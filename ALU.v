==> flow/design.v <==
module ALU (
    input clk,
    input init,
    input [1:0] selector,   
    input [3:0] A,
    input [3:0] B,
    output done,
    output [7:0] result,
    output reg negative   
);
    wire [3:0] suma_resta_e;
    wire co4;
    wire [7:0] mult_out;
    wire mult_done;
    reg [7:0] alu_result;
    reg alu_done;
    reg [3:0] resta_val_abs;
    sumador_restador sr_inst (
        .a(A),
        .b(B),
        .Selector(selector[0]),
        .co4(co4),
        .e(suma_resta_e)
    );
    multiplicador mult_inst (
        .clk(clk),
        .init(init && (selector == 2'b10)),
        .MR(B),
        .MD(A),
        .done(mult_done),
        .pp(mult_out)
    );
    always @(*) begin
        negative = 1'b0;
        alu_done = 1'b0;
        alu_result = 8'b0;
        case(selector)
            2'b00: begin  
                alu_result = {4'b0000, co4, suma_resta_e};  
                alu_done = 1'b1;
                negative = 1'b0;
            end
            2'b01: begin  
                if (B < A) begin    
                    resta_val_abs = (suma_resta_e);
                    alu_result = (resta_val_abs);            
                    negative = 1;
                end else if (A == B) begin
                    alu_result = 8'b00000000;  
                    negative = 1'b0;  
                end else begin
                    alu_result = {4'b0000, ~suma_resta_e + co4} + 1;   
                end
                alu_done = 1'b1;  
            end
            2'b10: begin   
                alu_result = mult_out;
                alu_done = mult_done;
            end
            2'b11: begin   
                alu_result = {4'b0000, A & B};  
                alu_done = 1'b1;  
                negative = 1'b0;  
            end
            default: begin
                alu_result = 8'b0;
                alu_done = 1'b0;
            end
        endcase
    end
    assign result = alu_result;
    assign done = alu_done;
endmodule
module multiplicador(
    input clk,
    input init,    
    input [3:0] MR,   
    input [3:0] MD,   
    output reg done,
    output reg [7:0] pp   
);
    reg sh;
    reg rst;
    reg add;
    reg [7:0] A;
    reg [3:0] B;
    wire z;
    reg [2:0] status;
    localparam START = 0, CHECK = 1, ADD = 2, SHIFT = 3, END1 = 4;
    initial begin
        status = START;
        rst = 1'b0;
        pp = 8'b0;
        A = 8'b0;
        B = 4'b0; 
        done = 1'b0;
    end
    always @(negedge clk) begin
        case (status)
            START: begin
                sh <= 1'b0;
                add <= 1'b0;
                if (init) begin
                    status <= CHECK;
                    done <= 1'b0;
                    rst <= 1'b1;
                end
            end
            CHECK: begin 
                done <= 1'b0;
                rst <= 1'b0;
                sh <= 1'b0;
                add <= 1'b0;
                status <= (B[0]==1)? ADD : SHIFT;
            end
            ADD: begin
                done <= 1'b0;
                rst <= 1'b0;
                sh <= 1'b0;
                add <= 1'b1;
                status <= SHIFT;
            end
            SHIFT: begin
                done <= 1'b0;
                rst <= 1'b0;
                sh <= 1'b1;
                add <= 1'b0;
                status <= (z==1)? END1 : CHECK;
            end
            END1: begin
                done <= 1'b1;
                rst <= 1'b0;
                sh <= 1'b0;
                add <= 1'b0;
                status <= START;
            end
            default: status <= START;
        endcase 
    end 
    always @(posedge clk) begin
        if (rst) begin
            A <= {4'b0000, MD};
            B <= MR;
        end else if (sh) begin
            A <= A << 1;
            B <= B >> 1;
        end
    end 
    always @(posedge clk) begin
        if (rst) begin
            pp <= 8'b0;
        end else if (add) begin
            pp <= pp + A;
        end
    end
    assign z = (B == 0) ? 1'b1 : 1'b0;
endmodule
module sumador4b(
	input [3:0]a,
	input [3:0]b,
	input ci,
	output co4, 
	output [3:0]e
	);
	wire co1, co2,co3;
	sumador_1bit sumador1(a[0], b[0], ci, co1, e[0]);
	sumador_1bit sumador2(a[1], b[1], co1, co2,e[1]);
	sumador_1bit sumador3(a[2], b[2], co2, co3,e[2]);
	sumador_1bit sumador4(a[3], b[3], co3, co4,e[3]);
endmodule
module sumador_1bit(
    input a, b, ci,
	output co, e
);
	wire abxor, aband, cixor;
	xor(abxor, a, b);
	xor(e, abxor, ci);
	and(cixor, abxor, ci);
	and(aband, a, b);
	or(co, cixor, aband);
endmodule
module sumador_restador
(
	input [3:0]a,
	input [3:0]b,
	input Selector,
	output co4, 
	output [3:0]e
	);
	wire xor0,xor1,xor2,xor3;
    xor(xor0,b[0],Selector);
    xor(xor1,b[1],Selector);
    xor(xor2,b[2],Selector);
    xor(xor3,b[3],Selector);
    wire [3:0]xorB;
    assign xorB={xor3,xor2,xor1,xor0};	
sumador4b sumador_1bit(a, xorB, Selector, co4,e);
endmodule
Reports on ALU
What the tools print for ALU, step after step.
Lines are those of the file above, counted from 1.
Operators: Yosys type, input widths -> output width; for muxes data width and select width s.
{ "design": {"top": "ALU", "clk_port": "clk", "cell_library": "sky130hd", "lib_corner": "tt_025C_1v80"} }

Word level
Counts by Yosys on the flattened word-level netlist (proc, flatten, opt, wreduce; memories kept). Register bits leave out memories and registers merged into their read ports (data or address). Print and check cells are left out. Cells with the same type and inputs are merged into one.
{ "classes": {"add_sub_neg": 3, "cmp": 1, "n_eq": 9, "mux": 21, "n_logic": 26, "reduce_and_logical": 17} }
{ "ops": {"columns": ["op", "count"], "rows": [
  ["$pmux 8 s4", 1],
  ["$mux 4", 4],
  ["$xor 1x1->1", 12],
  ["$reduce_or 4->1", 3],
  ["$pmux 3 s4", 1],
  ["$mux 5", 2],
  ["$pmux 1 s2", 5],
  ["$reduce_or 3->1", 3],
  ["$and 1x1->1", 8],
  ["$reduce_bool 2->1", 4],
  ["$add 8x8->8", 1],
  ["$eq 3x2->1 const B", 2],
  ["$mux 3", 2],
  ["$add 4x1->5 const B", 1],
  ["$mux 1", 5],
  ["$or 1x1->1", 4],
  ["$eq 2x2->1 const B", 2],
  ["$reduce_and 2->1", 2],
  ["$add 4x1->4", 1],
  ["$lt 4x4->1", 1],
  ["$eq 4x4->1", 1],
  ["$and 4x4->4", 1],
  ["$not 4->4", 1],
  ["$logic_not 4->1", 1],
  ["$eq 3x1->1 const B", 1],
  ["$eq 3x3->1 const B", 1],
  ["$logic_not 3->1", 1],
  ["$reduce_bool 3->1", 1]
]} }
Not listed: further kinds 5, cells in them 5.
{ "word_totals": {"reg_bits": 27, "input_bits": 12, "output_inout_bits": 10, "elab_cells": 86} }

Depth
Yosys ltp: most cells in a row. Word level: on the elaborated netlist, between registers, memories and ports. Mapped: between sequential cells and ports; inverters and the memories' decode and read muxes count.
{ "logic_depth": {"word_depth": 15, "abc_area": 0, "depth_mapped": 15, "ltp_nobuf": 13} }

Netlist
Source: synth_stat.txt of the flow (Yosys; design flattened, memories mapped). It holds for the ABC_AREA given above (unset counts as 0); a run with the other value may have another netlist.
Totals and module areas in this step are rounded.
{ "by_type": {"columns": ["type", "count", "area_total_um2"], "rows": [
  ["sky130_fd_sc_hd__edfxtp_1", 15, 450.432],
  ["sky130_fd_sc_hd__dfxtp_1", 12, 240.23],
  ["sky130_fd_sc_hd__ha_1", 18, 225.216],
  ["sky130_fd_sc_hd__mux2_2", 9, 101.347],
  ["sky130_fd_sc_hd__mux2i_1", 10, 100.096],
  ["sky130_fd_sc_hd__fa_1", 4, 80.077],
  ["sky130_fd_sc_hd__inv_1", 17, 63.811],
  ["sky130_fd_sc_hd__nor2_1", 16, 60.058],
  ["sky130_fd_sc_hd__o21ai_0", 11, 55.053],
  ["sky130_fd_sc_hd__xnor2_1", 6, 52.55],
  ["sky130_fd_sc_hd__nand2b_1", 8, 50.048],
  ["sky130_fd_sc_hd__o22ai_1", 8, 50.048],
  ["sky130_fd_sc_hd__a21oi_1", 9, 45.043],
  ["sky130_fd_sc_hd__nand2_1", 12, 45.043],
  ["sky130_fd_sc_hd__and2_1", 7, 43.792],
  ["sky130_fd_sc_hd__nor3b_1", 4, 30.029],
  ["sky130_fd_sc_hd__xor2_1", 3, 26.275],
  ["sky130_fd_sc_hd__buf_2", 4, 20.019]
]} }
Not listed: further types 31, cells in them 44.
{ "mapped": {"cell_count": 217, "synth_area_mm2": 0.002056, "seqArea_mm2": 0.0006907, "ffs": 27, "n_buf": 10} }
The figures by module come from a second, unflattened synthesis with its own total; it is not the netlist above.
{ "unflattened": {"hier_cells": 211, "area_unflattened_mm2": 0.002054} }
Rows give one instance, submodules left out.
{ "modules": {"columns": ["module", "instances", "n_cells", "mod_area_mm2", "seq_area_mm2"], "rows": [
  ["multiplicador", 1, 136, 0.001425, 0.0006907],
  ["ALU", 1, 67, 0.0005142, 0],
  ["sumador_1bit", 4, 1, 0.00002, 0],
  ["sumador_restador", 1, 4, 0.000035, 0],
  ["sumador4b", 1, 0, 0, 0]
]} }

Memo
Re: implementation data of ALU

2 stored runs of ALU in the flow (synthesis by Yosys, layout by OpenROAD, sky130hd cells), in arbitrary order. Constraints: input delay and output delay 20% of the set period each, output load 0.01 pF.
[
  {
    "run": "run A",
    "settings": { "period_ns": 5.54, "CORE_UTILIZATION": 59, "PLACE_DENSITY_LB_ADDON": 0.03, "CORE_MARGIN": 4, "CELL_PAD_IN_SITES_GLOBAL_PLACEMENT": 1, "CELL_PAD_IN_SITES_DETAIL_PLACEMENT": 2, "TNS_END_PERCENT": 55, "ABC_AREA": 0, "GPL_TIMING_DRIVEN": 1, "GPL_ROUTABILITY_DRIVEN": 1, "CTS_CLUSTER_DIAMETER": 336, "MIN_ROUTING_LAYER": "met2", "CAP_MARGIN": 20, "SLEW_MARGIN": 20 },
    "outcome": "did not finish, placement stopped with DPL-0033"
  },
  {
    "run": "run B",
    "settings": { "period_ns": 4.21, "CORE_UTILIZATION": 62, "PLACE_DENSITY_LB_ADDON": 0.29, "HOLD_SLACK_MARGIN": 0.22, "CELL_PAD_IN_SITES_DETAIL_PLACEMENT": 1, "GPL_TIMING_DRIVEN": 1, "CAP_MARGIN": 20, "CORE_MARGIN": 2, "SLEW_MARGIN": 20 },
    "outcome": "did not finish, placement stopped with DPL-0033"
  }
]
